==> flow/design.v <==
`timescale 1ns / 1ps
module ram(
  input clk,
  input cs,
  input wr_e, o_e,
  input [7:0] addr,
  inout [7:0] data,
);
  reg [7:0] tmp_data;
  reg [7:0] mem [0:127];
  always @(posedge clk) begin
    if (cs & wr_e) begin
      mem[addr] <= data;
    end
  end
  always @ (posedge clk) begin
    if (cs & !wr_e) begin
        tmp_data <= mem[addr];
    end
  end
  assign data = cs & o_e & !wr_e ? tmp_data : 'hz;
endmodule
---- Tool chain data of ram ----
What the tools print for ram, step after step.
Line numbers count from 1 in the design file above.
Operators carry their Yosys type and port widths (W data, S select, Z words).
Library cell names are shortened.
The mark -- stands for no value.
inputs
  top module .............................. ram
  clock input ............................. clk
  library ................................. sky130hd
  library corner .......................... tt_025C_1v80

---- Word-level counts ----
Source: Yosys, flattened and elaborated, memories not mapped. Widths are those after wreduce; folded enables and synchronous resets count as part of the registers. Registers that Yosys merges into a memory's read port (data or address) are not register bits. Print and check cells do not count. Equal cells are merged and count once.
Yosys's memory passes give these memory sizes; they may raise the number of words (mostly to a power of two), join words into wider ones and drop unused or constant bits.
bit counts
  memories ................................ 1
  output and inout port bits .............. 8
  RAM bits ................................ 1024
  word width x clocked read ports ......... 8
  flip-flop bits (word level) ............. 0
memory list
  memory  words  width  read ports  write ports  RTL line  RTL
  mem     128    8      1           1            10        reg [7:0] mem [0:127];
operators by class
  reduce/logical cells .................... 1
  multiplexer cells ....................... 4
  bitwise gates (word level) .............. 4
operator list
  operator          number
  $mux W8           2
  $mux W7           1
  $and A1 B1 Y1     4
  $logic_not A1 Y1  1
  $mux W1           1

---- Longest topological paths ----
Depth = most cells in a row (Yosys ltp): at word level without a register or memory, in the mapped netlist without a sequential cell, where the memories' decode and read muxes count.
depth
  depth after elaboration ................. 4
  ABC_AREA ................................ 0
  mapped depth ............................ 11
  depth with buffers taken out ............ 6

---- After synthesis ----
Source: synth_stat.txt of the flow (Yosys; design flattened, memories mapped). It holds for the ABC_AREA given above (unset counts as 0); a run with the other value may have another netlist.
cell types
  type      number
  edfxtp_1  1032
  mux2i_1   142
  a221oi_1  147
  a22oi_1   93
  nor2_1    186
  a22o_1    71
  o22ai_1   78
  a21oi_1   91
  o21ai_0   78
  buf_2     69
  nand2_1   92
  clkbuf_1  69
  mux2_2    21
  nor2b_1   33
  a221o_1   17
  buf_4     21
  mux4_2    6
  o22a_1    14
Not listed: further types 51, cells in them 208.
mapped netlist
  sequential area ......................... 30989.7 um^2
  cells in the netlist .................... 2468
  mapped flip-flops ....................... 1032
  buffer cells ............................ 186
  mapped area ............................. 40537.6 um^2

---- Path before layout ----
OpenSTA on the mapped netlist: ideal clock, no wires. The path of least setup slack (recovery checks aside). Input and output delay are each 20% of the period. Register names are those of the netlist, which keeps one name where synthesis merged equal registers.
timing path post-synthesis
  path type ............................... input -> register
  start point ............................. in addr[2]
  end point ............................... mem mem[96][0]
  time at the first pin ................... 0.846 ns
  delay of the path ....................... 2.314 ns
  library setup time ...................... 0.370 ns
  stages on the path ...................... 10
  arrival time ............................ 2.790 ns
  clock period ............................ 4.23 ns
  slack ................................... 1.070 ns
  path buffers ............................ 7
  data required time ...................... 3.860 ns
  synthesis period reached ................ 3.16 ns
"delay of the path" = arrival - input delay + setup time.
"stages on the path": output pins that drive a net of the path, with the launching flip-flop's if there is one; two outputs of one cell count as two.
"synthesis period reached" = period - worst setup slack (recovery checks aside). The figure is calculated, with input and output delays left at 20% of the set period.
Between the ends stands the longest chain of elaborated cells between them, by number of cells; it is not shown to be the way that was timed. Of several equally long chains one is given.
A line is the first line of the expression or statement that the cell stems from. Yosys adds cells for indexed reads and writes and turns some case tables into memories.
on the way, post-synthesis
  cells stage by stage .................... buf_4 > buf_4 > buf_4 > buf_2 > buf_2 > buf_2 > nor2_1 > nand2_1 > clkbuf_1 > nor2_1
  length of the longest elaborated chain .. 1
  elaborated cells on any way between the ends .. 1
  those cells by class .................... mux: 1
RTL lines, path post-synthesis
  what         RTL line  RTL
  from (decl)  6         input [7:0] addr,
  $mux W7      12        if (cs & wr_e) begin
  to (decl)    10        reg [7:0] mem [0:127];

---- Timing after layout ----
Path of least setup slack in the final report of run A (OpenROAD, finished layout, wires in). Where an end is a register, its clock arrival counts in the times.
timing path post-layout
  path type ............................... register -> register
  start point ............................. mem mem[59][2]
  end point ............................... reg (name not given)
  slack ................................... -0.44 ns
  library setup time ...................... 0.26 ns
  arrival time ............................ 2.75 ns
  data required time ...................... 2.31 ns
  time at the first pin ................... 0.67 ns
  clock period ............................ 1.9 ns
  path buffers ............................ 0
  stages on the path ...................... 7
on the way, post-layout
  cells stage by stage .................... edfxtp_1 > mux2_2 > a221oi_1 > o22ai_1 > nand2_1 > o2111ai_1 > or4_1
RTL lines, path post-layout
  what         RTL line  RTL
  from (decl)  10        reg [7:0] mem [0:127];
Chain of elaborated cells between the ends: none given.

Subject: ram on sky130hd, stored results

Hello all,

2 stored runs of ram in the flow (synthesis by Yosys, layout by OpenROAD, sky130hd cells), in arbitrary order. Constraints: input delay and output delay 20% of the set period each, output load 0.01 pF.
"time used up by the worst setup path": the worst setup path's part of the clock period (all of it between registers, 20% less for each end at a port) less its slack. A launch clock that arrives late makes it longer, a capture clock that arrives late makes it shorter.
"power consumption" rests on the timing tool's default activity at the inputs, not on a simulated workload.

---- run A ----
settings
  period_ns = 1.9
  CORE_UTILIZATION = 60
  PLACE_DENSITY = 0.49
  CELL_PAD_IN_SITES_GLOBAL_PLACEMENT = 2
  TNS_END_PERCENT = 20
  CAP_MARGIN = 20
  MIN_ROUTING_LAYER = met1
  CORE_MARGIN = 2
  SLEW_MARGIN = 20
results
  time used up by the worst setup path .... 2.34 ns
  critical path kind ...................... register -> register
  chip area in the Yosys report ........... 40537.6 um^2
  worst hold slack in the final report .... -0.196 ns
  post-route utilization .................. 78.3 %
  die outline area ........................ 69659.0 um^2
  setup TNS ............................... -1.512 ns
  power consumption ....................... 49.234 mW
  worst setup slack after layout .......... -0.440 ns

---- run B ----
settings
  period_ns = 1.96
  CORE_UTILIZATION = 24
  SETUP_SLACK_MARGIN = -0.16
  HOLD_SLACK_MARGIN = 0.0
  CORE_MARGIN = 6
  CELL_PAD_IN_SITES_DETAIL_PLACEMENT = 2
  TNS_END_PERCENT = 60
  ABC_AREA = 1
  GPL_TIMING_DRIVEN = 1
  CTS_CLUSTER_SIZE = 69
  SLEW_MARGIN = 30
  MAX_ROUTING_LAYER = met5
  CAP_MARGIN = 20
results
  time used up by the worst setup path .... 1.76 ns
  critical path kind ...................... input -> register
  chip area in the Yosys report ........... 43853.3 um^2
  worst hold slack in the final report .... -0.231 ns
  post-route utilization .................. 29.3 %
  die outline area ........................ 193125.0 um^2
  setup TNS ............................... -20.519 ns
  power consumption ....................... 50.795 mW
  worst setup slack after layout .......... -0.196 ns

Thanks
